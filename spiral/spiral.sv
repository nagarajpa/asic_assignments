==> flow/design.v <==
module spiral #(
  parameter DATA_WIDTH = 8,
  parameter R_WIDTH  = 3,
  parameter C_WIDTH  = 3
)
(
  input  logic                  clk,
  input  logic                  rstn,
  input  logic [R_WIDTH-1:0]    row,  
  input  logic [C_WIDTH-1:0]    col,  
  input  logic [DATA_WIDTH-1:0] data_in,
  input  logic                  data_in_valid,
  output logic                  data_in_rdy,
  output logic [DATA_WIDTH-1:0] data_out,
  output logic                  data_out_valid,
  input  logic                  data_out_rdy
);
  parameter MAX_R   = (1 << R_WIDTH);
  parameter MAX_C   = (1 << C_WIDTH);
  logic [R_WIDTH + C_WIDTH-1 :0] total_count, total_count_nxt;
  typedef enum {IDLE, WR_ROW, WR_COL, L2R, U2D, R2L, D2U} st_type;
  st_type state, next_state;
  logic [DATA_WIDTH-1:0] matrix_data[0:MAX_R-1][0:MAX_C-1];
  logic [DATA_WIDTH-1:0] matrix_data_nxt[0:MAX_R-1][0:MAX_C-1];
  logic [R_WIDTH-1:0] wr_addr_r, rd_addr_r, wr_addr_r_nxt, rd_addr_r_nxt;
  logic [C_WIDTH-1:0] wr_addr_c, rd_addr_c, wr_addr_c_nxt, rd_addr_c_nxt; 
  logic [R_WIDTH-1:0] row_reg, row_reg_nxt;
  logic [C_WIDTH-1:0] col_reg, col_reg_nxt;
  logic [R_WIDTH-1:0] row_reg_st, row_reg_st_nxt;
  logic [C_WIDTH-1:0] col_reg_st, col_reg_st_nxt;
  logic data_out_valid_nxt;
  always_ff @(posedge clk or negedge rstn)
  begin
    if (!rstn) begin
      data_in_rdy       <= '0;
      data_out_valid    <= '0;
      total_count       <= '0;
      for (int i =0; i < MAX_R; i++) begin
        for(int j =0; j < MAX_C; j++) begin
          matrix_data[i][j] <= '0;
        end
      end
      state             <= IDLE;
      wr_addr_r         <= '0;
      wr_addr_c         <= '0;
      rd_addr_r         <= '0;
      rd_addr_c         <= '0;
      row_reg           <= '0;
      col_reg           <= '0;
      row_reg_st        <= '0;
      col_reg_st        <= '0;
    end
    else  begin
      data_in_rdy       <= (next_state == IDLE || next_state == WR_ROW || next_state == WR_COL);
      data_out_valid    <= data_out_valid_nxt;
      total_count       <= total_count_nxt;
      for (int i =0; i < MAX_R; i++) begin
        for(int j =0; j < MAX_C; j++) begin
          matrix_data[i][j] <= matrix_data_nxt[i][j];
        end
      end
      state             <= next_state;
      wr_addr_r         <= wr_addr_r_nxt;
      wr_addr_c         <= wr_addr_c_nxt;
      rd_addr_r         <= rd_addr_r_nxt;
      rd_addr_c         <= rd_addr_c_nxt;
      row_reg           <= row_reg_nxt;
      col_reg           <= col_reg_nxt;
      row_reg_st        <= row_reg_st_nxt;
      col_reg_st        <= col_reg_st_nxt;
    end
  end
  assign data_out = matrix_data[rd_addr_r][rd_addr_c];
  always_comb begin
    for (int i =0; i < MAX_R; i++) begin
      for(int j =0; j < MAX_C; j++) begin
        matrix_data_nxt[i][j] = matrix_data[i][j];
      end
    end
    if (data_in_valid && data_in_rdy) begin
      matrix_data_nxt[wr_addr_r][wr_addr_c] = data_in;
    end
    next_state          =  state;
    wr_addr_r_nxt       =  wr_addr_r;
    wr_addr_c_nxt       =  wr_addr_c;
    rd_addr_r_nxt       =  rd_addr_r;
    rd_addr_c_nxt       =  rd_addr_c;
    total_count_nxt     =  total_count;
    row_reg_nxt         =  row_reg;
    col_reg_nxt         =  col_reg;
    row_reg_st_nxt      =  row_reg_st;
    col_reg_st_nxt      =  col_reg_st;
    data_out_valid_nxt  =  data_out_valid;
    case (state)
      IDLE: begin 
        if (data_in_valid && data_in_rdy) begin
          next_state                            =  WR_COL;
          wr_addr_c_nxt                         = wr_addr_c + 1'b1; 
          total_count_nxt                       = total_count + 1'b1;
          row_reg_nxt                           = row;
          col_reg_nxt                           = col;
        end
        if (data_in_valid && data_in_rdy && (wr_addr_c + 1'b1) == col) begin
          next_state                            = WR_ROW;
          wr_addr_c_nxt                         = '0;
          wr_addr_r_nxt                         = wr_addr_r + 1'b1;
        end
        if (data_in_valid && data_in_rdy && ((wr_addr_r + 1'b1) == row) && ((wr_addr_c + 1'b1) == col)) begin
          next_state                            = L2R;
          row_reg_st_nxt                        = row_reg_st + 1'b1;
          data_out_valid_nxt                    = '1;
          wr_addr_c_nxt                         = '0;
          wr_addr_r_nxt                         = '0;
        end
      end
      WR_COL: begin
        if(data_in_valid && data_in_rdy && ((wr_addr_c + 1'b1) == col) && ((wr_addr_r+ 1'b1) == row)) begin
          next_state                            = L2R;
          row_reg_st_nxt                        = row_reg_st + 1'b1;
          data_out_valid_nxt                    = '1;
          wr_addr_c_nxt                         = '0;
          wr_addr_r_nxt                         = '0;
        end
        else if(data_in_valid && data_in_rdy && ((wr_addr_c + 1'b1) == col)) begin
          next_state                            = WR_ROW;
          wr_addr_c_nxt                         = '0;
          wr_addr_r_nxt                         = wr_addr_r + 1'b1;
          total_count_nxt                       = total_count + 1'b1;
        end
        else if (data_in_valid && data_in_rdy) begin
          next_state                            = WR_COL;
          wr_addr_c_nxt                         = wr_addr_c + 1'b1;
          total_count_nxt                       = total_count + 1'b1;
        end
      end
      WR_ROW: begin
        if(data_in_valid && data_in_rdy && ((wr_addr_r + 1'b1) == row) && (wr_addr_c + 1'b1) == col) begin
          next_state                            = L2R;
          data_out_valid_nxt                    = '1;
          row_reg_st_nxt                        = row_reg_st + 1'b1;
          wr_addr_c_nxt                         = '0;
          wr_addr_r_nxt                         = '0;
        end
        else if (data_in_valid && data_in_rdy && (wr_addr_c + 1'b1) == col) begin
          next_state                            = WR_ROW;
          wr_addr_c_nxt                         = '0;
          wr_addr_r_nxt                         = wr_addr_r + 1'b1;
          total_count_nxt                       = total_count + 1'b1;
        end
        else if (data_in_valid && data_in_rdy) begin
          next_state                            = WR_COL;
          wr_addr_c_nxt                         = wr_addr_c + 1'b1;
          total_count_nxt                       = total_count + 1'b1;
        end
      end    
      L2R: begin
        if (data_out_valid && data_out_rdy && ((rd_addr_c + 1'b1) == col_reg)) begin
          next_state                            = U2D;
          col_reg_nxt                           = col_reg - 1'b1;
          rd_addr_r_nxt                         = rd_addr_r + 1'b1;
          total_count_nxt                       = total_count - 1'b1;
        end
        else if (data_out_valid && data_out_rdy) begin
          rd_addr_c_nxt                         = rd_addr_c + 1'b1;
          total_count_nxt                       = total_count - 1'b1;
        end
        if ( total_count == '0) begin
          next_state                            = IDLE;
          rd_addr_r_nxt                         = '0;
          rd_addr_c_nxt                         = '0;
          data_out_valid_nxt                    = '0;
          col_reg_st_nxt                        = '0;
          row_reg_st_nxt                        = '0;
          total_count_nxt                       = '0;
        end
      end
      U2D: begin
        if (data_out_valid && data_out_rdy && ((rd_addr_r + 1'b1) == row_reg)) begin
          next_state                            = R2L;
          row_reg_nxt                           = row_reg - 1'b1;
          rd_addr_c_nxt                         = rd_addr_c - 1'b1;
          total_count_nxt                       = total_count - 1'b1;
        end
        else if (data_out_valid && data_out_rdy) begin
          rd_addr_r_nxt                         = rd_addr_r + 1'b1;
          total_count_nxt                       = total_count - 1'b1;
        end
        if ( total_count == '0) begin
          next_state      = IDLE;
          rd_addr_r_nxt                         = '0;
          rd_addr_c_nxt                         = '0;
          data_out_valid_nxt                    = '0;
          col_reg_st_nxt                        = '0;
          row_reg_st_nxt                        = '0;
          total_count_nxt                       = '0;
        end
      end
      R2L: begin
        if (data_out_valid && data_out_rdy && ((rd_addr_c) == col_reg_st)) begin
          next_state                            = D2U;
          col_reg_st_nxt                        = col_reg_st + 1'b1;
          rd_addr_r_nxt                         = rd_addr_r - 1'b1;
          total_count_nxt                       = total_count - 1'b1;
        end
        else if (data_out_valid && data_out_rdy) begin
          rd_addr_c_nxt                         = rd_addr_c - 1'b1;
          total_count_nxt                       = total_count - 1'b1;
        end
        if ( total_count == '0) begin
          next_state      = IDLE;
          rd_addr_r_nxt                         = '0;
          rd_addr_c_nxt                         = '0;
          data_out_valid_nxt                    = '0;
          col_reg_st_nxt                        = '0;
          row_reg_st_nxt                        = '0;
          total_count_nxt                       = '0;
        end
      end
      D2U: begin
        if (data_out_valid && data_out_rdy && ((rd_addr_r) == row_reg_st)) begin
          next_state                            = L2R;
          row_reg_st_nxt                        = row_reg_st + 1'b1;
          rd_addr_c_nxt                         = rd_addr_c + 1'b1;
          total_count_nxt                       = total_count - 1'b1;
        end
        else if (data_out_valid && data_out_rdy) begin
          rd_addr_r_nxt                         = rd_addr_r - 1'b1;
          total_count_nxt                       = total_count - 1'b1;
        end
        if ( total_count == '0) begin
          next_state      = IDLE;
          rd_addr_r_nxt                         = '0;
          rd_addr_c_nxt                         = '0;
          data_out_valid_nxt                    = '0;
          col_reg_st_nxt                        = '0;
          row_reg_st_nxt                        = '0;
          total_count_nxt                       = '0;
        end
      end
    endcase
  end
endmodule
### Step by step through the tools: spiral

What the tools print for spiral, step after step.
Line numbers count from 1 in the design file above.
Operators carry their Yosys type and port widths (W data, S select, Z words).
Cell names lack the library's common part.
The mark -- stands for no value.

* top: spiral
* clock port: clk
* cell library: sky130hd
* timing corner: tt_025C_1v80

### Word-level counts

Source: Yosys, flattened and elaborated. Widths are those after wreduce. Registers that Yosys merges into a memory's read port (data or address) are not register bits. Print and check cells do not count.

* $add $sub $neg: 14
* equality and inequality tests: 162
* muxes and demuxes: 142
* bitwise gates (word level): 64
* reduce/logical cells: 162

Operators with widths (number)
* $reduce_or A63 Y1: 64
* $pmux W8 S64: 1
* $mux W8: 64
* $eq A6 B6 Y1 const B: 64
* $mux W32: 12
* $eq A6 B5 Y1 const B: 32
* $pmux W32 S6: 1
* $reduce_and A2 Y1: 64
* $mux W3: 38
* $eq A32 B2 Y1 const B: 3
* $eq A32 B3 Y1 const B: 3
* $eq A6 B4 Y1 const B: 16
* $mux W6: 13
* $not A1 Y1: 64
* $eq A32 B1 Y1 const B: 2
* $logic_not A32 Y1: 2
* $eq A6 B3 Y1 const B: 8
* $pmux W6 S7: 1
* $ne A3 B3 Y1 const B: 12
* $pmux W3 S4: 3
* $pmux W3 S2: 5
* $eq A6 B2 Y1 const B: 4
* $add A3 B1 Y3 const B: 6
* $eq A3 B3 Y1: 6
* $logic_not A6 Y1: 3
* $reduce_and A7 Y1: 2
* $ne A2 B2 Y1 const B: 6
* $sub A3 B1 Y3 const B: 4

Not listed: further kinds 19, cells in them 41.

* flip-flop bits (word level): 576
* input port bits: 18
* output and inout port bits: 10
* elaborated cells: 620

### Longest topological paths

Depth = most cells in a row (Yosys ltp): at word level without a register or memory, in the mapped netlist without a sequential cell, where the memories' decode and read muxes count.

* depth after elaboration: 9
* ABC_AREA: 0
* gate-level depth with buffers: 12
* gate-level depth less buffers: 9

### Mapped cells and area

Yosys stat after the flow's synthesis: flattened, memories mapped to cells. It holds for the ABC_AREA given above (unset counts as 0); a run with the other value may have another netlist.
Totals and module areas in this step are rounded.

Cell types
* dfrtp_1: number 550, total area 13763.2 sq um
* mux2_2: number 498, total area 5.61E+03 sq um
* a22o_1: number 109, total area 954.666 sq um
* a221oi_1: number 101, total area 884.598 sq um
* nor2_1: number 158, total area 593.069 sq um
* clkbuf_1: number 106, total area 397.882 sq um
* a22oi_1: number 52, total area 390.374 sq um
* o21ai_0: number 74, total area 370.355 sq um
* nand2_1: number 79, total area 296.534 sq um
* nand4_1: number 45, total area 281.52 sq um
* a21oi_1: number 56, total area 280.269 sq um
* mux2_1: number 22, total area 247.738 sq um
* ha_1: number 19, total area 237.728 sq um
* nand3_1: number 47, total area 235.226 sq um
* nor3_1: number 23, total area 115.11 sq um
* xor2_1: number 12, total area 105.101 sq um
* inv_1: number 27, total area 101.347 sq um
* nor4_1: number 16, total area 100.096 sq um

Not listed: further types 68, cells in them 237.

* mapped cells: 2231
* synthesis area: 26890 sq um
* area of sequential cells: 13790 sq um
* flip-flop cells: 551
* buffers: 131

### Timing after synthesis

OpenSTA on the mapped netlist: ideal clock, no wires. The path of least setup slack (recovery checks aside). Input and output delay are each 20% of the period. Register names are those of the netlist, which keeps one name where synthesis merged equal registers.

* path type: flip-flop to output port
* from: register rd_addr_c[0]
* to: output data_out[3]
* period: 4.84 ns
* output delay: 0.968 ns
* launch time at the first pin: 0.000 ns
* arrival: 2.764 ns
* data required time: 3.872 ns
* slack: 1.108 ns
* delay of the path: 2.764 ns
* stages: 11
* path buffers: 1
* synthesis period reached: 3.732 ns

"delay of the path" = arrival - input delay + setup time.
A path that ends at an output port has no setup time.
"stages" counts driving pins, that of a launching flip-flop among them; a cell with two outputs on the path counts twice.
"synthesis period reached" is the clock period less the worst setup slack; recovery checks do not enter. This is arithmetic on one report: input and output delays are still those of the set period (20% each).
The rows between start and end are the longest chain of elaborated cells between them; the timing report does not say that the signal goes this way. Where chains are equally long, one stands for them.
A line is the first line of the expression or statement that the cell stems from. Yosys adds cells for indexed reads and writes and turns some case tables into memories.

* cell sequence: dfrtp_1 > inv_1 > ha_1 > clkbuf_1 > nand3_1 > nor2_1 > a22oi_1 > nand4_1 > or4_1 > or4_1 > mux2_2
* cells in the longest elaborated chain: 3
* elaborated cells on any way between the ends: 66
* source lines of those cells: 1
* classes of those cells: add/sub (1); eq/ne (63); mux (1); reduce/logical (1)

RTL lines, path after synthesis
* start, declared: line 26 `logic [C_WIDTH-1:0] wr_addr_c, rd_addr_c, wr_addr_c_nxt, rd_addr_c_nxt;`
* start, assigned: line 47 `rd_addr_c         <= '0;`
* start, assigned: line 66 `rd_addr_c         <= rd_addr_c_nxt;`
* $add A6 B3 Y6: line 73 `assign data_out = matrix_data[rd_addr_r][rd_addr_c];`
* $eq A6 B6 Y1: line 73
* $pmux W8 S64: line 73
* end, declared: line 14 `output logic [DATA_WIDTH-1:0] data_out,`

### Worst path after layout

From the final timing report of flow run B: the path of least setup slack in the routed layout; clock arrival at registers is part of the times.

* path type: flip-flop to output port
* from: register rd_addr_c[1]
* to: output data_out[7]
* period: 3.15 ns
* output delay: 0.63 ns
* launch time at the first pin: 0.63 ns
* arrival: 3.75 ns
* data required time: 2.52 ns
* slack: -1.23 ns
* stages: 12
* path buffers: 2

The rows between start and end are the longest chain of elaborated cells between them; the timing report does not say that the signal goes this way. Where chains are equally long, one stands for them.

* cell sequence: dfrtp_1 > inv_2 > ha_4 > or3b_4 > nor2_1 > buf_4 > a22o_1 > a221oi_1 > nand4_1 > or4_4 > mux2_4 > buf_6
* cells in the longest elaborated chain: 3
* elaborated cells on any way between the ends: 66
* source lines of those cells: 1
* classes of those cells: add/sub (1); eq/ne (63); mux (1); reduce/logical (1)

RTL lines, path post-layout
* start, declared: line 26 `logic [C_WIDTH-1:0] wr_addr_c, rd_addr_c, wr_addr_c_nxt, rd_addr_c_nxt;`
* start, assigned: line 47 `rd_addr_c         <= '0;`
* start, assigned: line 66 `rd_addr_c         <= rd_addr_c_nxt;`
* $add A6 B3 Y6: line 73 `assign data_out = matrix_data[rd_addr_r][rd_addr_c];`
* $eq A6 B6 Y1: line 73
* $pmux W8 S64: line 73
* end, declared: line 14 `output logic [DATA_WIDTH-1:0] data_out,`

FLOW RESULTS
============

Stored flow runs of spiral (2 of them; Yosys, OpenROAD, sky130hd). They differ in their settings and are not a sequence. Constraints: input delay and output delay 20% of the set period each, output load 0.01 pF.
"achieved period": clock period set for the run, less the worst setup slack. It is reckoned from that one timing run; input and output delays stay at 20% of the period that was set.
By "time of the worst setup path" is meant the share of the clock period that the worst setup path is allowed (20% is reserved at inputs, 20% at outputs), minus its slack. Clock arrival times at its registers enter into it.
"total power after layout": no workload was simulated; the value follows from the tool's default switching activity.
The results are shown rounded.

### Flow run A

==> flow/run.sh <==
#!/bin/bash
# the make line also repeats the synthesis and layout settings of config.mk as NAME=value (left out here)
make -C /OpenROAD-flow-scripts/flow DESIGN_CONFIG=/design/flow/config.mk WORK_HOME=/design/flow/orfs CLKGATE_MAP_FILE= finish
==> flow/config.mk <==
export PLATFORM = sky130hd
export DESIGN_NAME = spiral
export DESIGN_NICKNAME = spiral
export VERILOG_FILES = /design/flow/design.v
export SDC_FILE = /design/flow/constraint.sdc
export NUM_CORES = 4
export LEC_CHECK = 0
export ABC_AREA = 1
export CAP_MARGIN = 20
export CELL_PAD_IN_SITES_DETAIL_PLACEMENT = 1
export CORE_MARGIN = 2
export CORE_UTILIZATION = 47
export CTS_CLUSTER_SIZE = 26
export GPL_ROUTABILITY_DRIVEN = 0
export MIN_ROUTING_LAYER = met2
export PLACE_DENSITY_LB_ADDON = 0.02
export SETUP_SLACK_MARGIN = -0.18
export SLEW_MARGIN = 20
==> flow/constraint.sdc <==
create_clock -name core_clock -period 4.39 [get_ports {clk}]
set_input_delay 0.8780 -clock core_clock [delete_from_list [all_inputs] [get_ports {clk}]]
set_output_delay 0.8780 -clock core_clock [all_outputs]
set_load 0.01 [all_outputs]

Outcome of flow run A: no final report: routing broke off with GRT-0116

### Flow run B

==> flow/run.sh <==
#!/bin/bash
# the make line also repeats the synthesis and layout settings of config.mk as NAME=value (left out here)
make -C /OpenROAD-flow-scripts/flow DESIGN_CONFIG=/design/flow/config.mk WORK_HOME=/design/flow/orfs CLKGATE_MAP_FILE= finish
==> flow/config.mk <==
export PLATFORM = sky130hd
export DESIGN_NAME = spiral
export DESIGN_NICKNAME = spiral
export VERILOG_FILES = /design/flow/design.v
export SDC_FILE = /design/flow/constraint.sdc
export NUM_CORES = 4
export LEC_CHECK = 0
export CAP_MARGIN = 5
export CELL_PAD_IN_SITES_GLOBAL_PLACEMENT = 0
export CORE_MARGIN = 9
export CORE_UTILIZATION = 42
export CTS_CLUSTER_DIAMETER = 101
export GPL_ROUTABILITY_DRIVEN = 1
export SLEW_MARGIN = 15
==> flow/constraint.sdc <==
create_clock -name core_clock -period 3.15 [get_ports {clk}]
set_input_delay 0.6300 -clock core_clock [delete_from_list [all_inputs] [get_ports {clk}]]
set_output_delay 0.6300 -clock core_clock [all_outputs]
set_load 0.01 [all_outputs]

Results of flow run B:
- Netlist area reported by Yosys: 26,890 sq um
- Achieved period: 4.383 ns
- Total power after layout: 54.40 mW
- Lowest hold slack: 0.493 ns
- Worst setup slack after layout: -1.233 ns
- Die size: 73,470 sq um
- Final design utilization: 61.8 %
- Time of the worst setup path: 3.75 ns
- Worst setup path kind: flip-flop to output port
- Standard-cell area after layout: 39,030 sq um
- Summed negative setup slack: -201.0 ns
